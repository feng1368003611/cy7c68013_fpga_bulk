==> flow/design.v <==
module fpga_master_sync (
input                 inclk0               ,  
input                 flaga                ,  
input                 flagd                ,  
inout      [15:0]	    fdata                ,  
output reg [ 1:0]     faddr                ,  
output reg [ 3:0]     gstate               ,  
output reg            slrd                 ,  
output reg            slwr                 ,  
output reg            sloe                 ,  
output reg            pkt_end              ,
output wire led8
);
wire sys_clk ;
reg [6:0]                curr_st             ;     
reg [6:0]                next_st             ;     
reg [7:0]               fifodatabyte        ;    
reg [15:0]               fdata_tmp           ;    
reg                      sloe_i             ;    
reg                      slrd_i             ;    
reg                      slwr_i             ;    
reg [15:0]               faddr_i            ;    
reg [ 3:0]               gstate_i           ;    
parameter A = 4'b0000;
parameter B = 4'b0001;
parameter C = 4'b0010;
parameter D = 4'b0011;
parameter E = 4'b0100;
parameter F = 4'b0101;
parameter G = 4'b0110;
parameter H = 4'b0111;
assign sys_clk = inclk0;
assign led8 = 0;
always @( * )begin
	slrd	  <= slrd_i;
	slwr	  <= slwr_i;
	faddr   <= faddr_i;
	gstate  <= gstate_i;
	sloe 	  <= sloe_i;
end 
always @( posedge sys_clk ) begin 
    curr_st <= next_st;
end
localparam WR_LEN = 120;
reg[8:0] wr_byte_cnt;
always @(*) begin 
    case (curr_st) 
        A: begin  
                if( flaga == 1'b1 )	next_st = B;
				else				next_st = A;
            end
        B: begin					 
             if ( flaga == 1'b1 )    
                next_st = B;
			    else 
                next_st = E;
            end
        C: begin 
                next_st = A;
            end
        D: begin 
                next_st = A;
            end
        E: begin					 
             if ( wr_byte_cnt<WR_LEN )    
                next_st = E;
			    else 
                next_st = F;
           end
        F: begin 
                next_st = A;     
            end
        G: begin 
                next_st = A;
            end
        default: next_st = A;
    endcase
end
reg out_en;
always @(posedge sys_clk )begin
    if ( curr_st == A ) begin
		sloe_i        <= 1'b1    ;
		faddr_i       <= 2'b10   ;
		slrd_i        <= 1'b1    ;
		slwr_i        <= 1'b1    ;
		fifodatabyte  <= 8'h0   ;
		gstate_i      <= 4'b0001 ;
		out_en		<=0;
		wr_byte_cnt <=0;
		pkt_end		<= 1;
	end
	else if ( curr_st == E ) begin
		sloe_i        <= 1'b1    ;
		faddr_i       <= 2'b10   ;
		slrd_i        <= 1'b1    ;
		if ( wr_byte_cnt<WR_LEN ) begin
		    slwr_i        <= 1'b0 ;
			fdata_tmp     <= {fifodatabyte+1,fifodatabyte};
			fifodatabyte  <= fifodatabyte + 2'd2  ;
			out_en		  <=1;
			wr_byte_cnt   <= wr_byte_cnt + 1'b1;
		 end
		else begin
          slwr_i        <= 1'b1;
		  out_en		<=0;
		  wr_byte_cnt   <= 0;
		end
	end
	else if ( curr_st == F ) begin
		faddr_i       <= 2'b10   ;
		pkt_end		  <= 0;
	end
	else if ( curr_st == B ) begin
		slwr_i        <= 1'b1    ;
		faddr_i       <= 2'b00   ;
		out_en		  <= 0;
		if ( flaga == 1'b1 ) begin
			sloe_i        <= 1'b0    ;
			slrd_i        <= 1'b0    ;
		end
		else begin
			sloe_i        <= 1'b1    ;
			slrd_i        <= 1'b1    ;
		end
	end
	else begin
		sloe_i   <= 1'b1    ;                         
		faddr_i  <= 2'b00   ;        
		slrd_i   <= 1'b1    ;      
		slwr_i   <= 1'b1    ;      
		gstate_i <= 4'b1000 ;
		out_en	 <= 0;
		wr_byte_cnt <=0;
		pkt_end		<=1;
	end
end 
assign fdata = out_en ?  fdata_tmp :  16'bz;
endmodule
# Tool chain data of fpga_master_sync
# Tool output for the design above, in the order of the flow.
# Lines are those of the file above, counted from 1.
# Operators carry their Yosys type and port widths (W data, S select, Z words).
# The mark -- stands for no value.
# setup
top	fpga_master_sync
clock	inclk0
lib	sky130hd
lib_corner	tt_025C_1v80

# Word level
# Source: Yosys, flattened and elaborated, memories not mapped. Widths are those after wreduce. Registers that Yosys merges into a memory's read port (data or address) are not register bits. Print and check cells do not count.
# bits
output_inout_bits	27
ff_bits	44
inputBits	3
wordCells	53
# classes
muxes	20
logic	4
n_reduce_logical	7
compare	1
add_sub_neg	3
eq_ne	8
# op_table
cell	n
$mux W9	4
$mux W16	1
$mux W1	12
$eq A3 B3 Y1 const B	3
$add A9 B1 Y9 const B	1
$lt A9 B7 Y1 const B	1
$pmux W3 S3	1
$add A8 B1 Y8 const B	1
$add A8 B2 Y8 const B	1
$logic_not A7 Y1	1
$ne A2 B2 Y1 const B	3
$reduce_and A2 Y1	3
$eq A3 B1 Y1 const B	2
$reduce_and A3 Y1	2
$not A1 Y1	4
$mux W3	1
$reduce_or A2 Y1	1
$mux W2	1

# Logic depth
# Depth = most cells in a row (Yosys ltp): at word level without a register or memory, in the mapped netlist without a sequential cell, where the memories' decode and read muxes count.
# logic_depth
word_depth	4
abc_area	0
mapped_depth	6
ltp_nobuf	5

# After synthesis
# Yosys stat after the flow's synthesis: flattened, memories mapped to cells. It holds for the ABC_AREA given above (unset counts as 0); a run with the other value may have another netlist.
# Totals and module areas in this step are rounded.
# by_type
type	n	area_total_um2
sky130_fd_sc_hd__dfxtp_1	24	480.461
sky130_fd_sc_hd__edfxtp_1	7	210.202
sky130_fd_sc_hd__ha_1	9	112.608
sky130_fd_sc_hd__buf_4	14	105.101
sky130_fd_sc_hd__a21oi_1	8	40.038
sky130_fd_sc_hd__nand4_1	6	37.536
sky130_fd_sc_hd__o31ai_1	5	37.536
sky130_fd_sc_hd__or4_1	5	37.536
sky130_fd_sc_hd__mux2_2	3	33.782
sky130_fd_sc_hd__nor2_1	9	33.782
sky130_fd_sc_hd__nor3b_1	4	30.029
sky130_fd_sc_hd__nor4b_2	2	30.029
sky130_fd_sc_hd__nor2b_1	4	25.024
sky130_fd_sc_hd__a211oi_1	3	22.522
sky130_fd_sc_hd__nand2_1	6	22.522
sky130_fd_sc_hd__nand3_1	4	20.019
sky130_fd_sc_hd__nor3_1	4	20.019
sky130_fd_sc_hd__o21ai_0	4	20.019
# Other cell types: 18; their cells: 27.
# synth_totals
stdcells	148
buffers	20
ff_cells	31
sequential_area_um2	691
yosys_area_um2	1490

# Path before layout
# OpenSTA on the mapped netlist: ideal clock, no wires. The path of least setup slack (recovery checks aside). Input and output delay are each 20% of the period. Register names are those of the netlist, which keeps one name where synthesis merged equal registers.
# synth_path
kind	flip-flop to flip-flop
start	register curr_st[0]
end	register (name not given)
t_first_pin_ps	0
path_stages	6
n_path_buf	1
tclk_ps	2900
required_time_ps	2520
setup_slack_ps	822
setup_time_ps	380
delay_ps	2078
arrival_time_ps	1698
period_less_setup_slack_ps	2078
# "delay_ps" = arrival - input delay + setup time.
# "path_stages" counts driving pins, that of a launching flip-flop among them; a cell with two outputs on the path counts twice.
# "period_less_setup_slack_ps" = period - worst setup slack (recovery checks aside). The figure is calculated, with input and output delays left at 20% of the set period.
# synth_via
cell_sequence	sky130_fd_sc_hd__dfxtp_1 > sky130_fd_sc_hd__inv_1 > sky130_fd_sc_hd__ha_1 > sky130_fd_sc_hd__or3b_4 > sky130_fd_sc_hd__buf_6 > sky130_fd_sc_hd__nor3_1
# synth_rtl
item	line_no	source
start: assignment	42	curr_st <= next_st;
# No chain of elaborated cells between the ends is given.

# Timing after layout
# From the final timing report of run 1: the path of least setup slack in the routed layout; clock arrival at registers is part of the times.
# The path's times are printed in steps of 10 ps; the period is the one set.
# layout_path
kind	flip-flop to flip-flop
start	register curr_st[0]
end	register (name not given)
tclk_ps	3440
arrival_time_ps	2230
path_stages	5
setup_time_ps	370
n_path_buf	0
required_time_ps	3350
setup_slack_ps	1120
t_first_pin_ps	290
# layout_via
cell_sequence	sky130_fd_sc_hd__dfxtp_1 > sky130_fd_sc_hd__inv_1 > sky130_fd_sc_hd__ha_1 > sky130_fd_sc_hd__or3b_4 > sky130_fd_sc_hd__nor3_1
# layout_rtl
item	line_no	source
start: assignment	42	curr_st <= next_st;
# No chain of elaborated cells between the ends is given.

# Top module fpga_master_sync; platform sky130hd; tools Yosys and OpenROAD; 2 stored runs in no particular order. Input and output delays are each 20% of the period that was set; the output load is 0.01 pF.
# "period_less_ws_ps" means the clock period less the worst setup slack. The figure is calculated, with input and output delays left at 20% of the set period.
# "worst_path_ps" means the part of the period allowed to the worst setup path (the constraints hold back 20% at inputs and 20% at outputs) less its slack; where the path has registers, the arrival times of their clocks count too.
# "power_total_mw" is the tool's figure for a default switching activity; nothing was simulated.
# "worst_path_ps" is given in steps of 10 ps.
# The measured numbers are rounded.
# A setting shown as - is not set for that run.
setting or result,run 1,run 2
period_ns,3.44,2.5
CORE_UTILIZATION,36,51
PLACE_DENSITY_LB_ADDON,0.2,-
CELL_PAD_IN_SITES_GLOBAL_PLACEMENT,0,-
CELL_PAD_IN_SITES_DETAIL_PLACEMENT,2,-
GPL_TIMING_DRIVEN,1,-
MAX_ROUTING_LAYER,met4,met5
CAP_MARGIN,20,10
CORE_MARGIN,2,2
SLEW_MARGIN,20,20
ABC_AREA,-,0
CTS_CLUSTER_SIZE,-,20
design_die_area_um2,4660,3370
ys_area_um2,1490,1490
power_total_mw,1.20,1.49
final_setup_ws_ps,1120,555
worst_path_ps,2320,1940
worstPathKind,flip-flop to flip-flop,flip-flop to flip-flop
period_less_ws_ps,2323,1945
utilization_pct,40.0,56.2
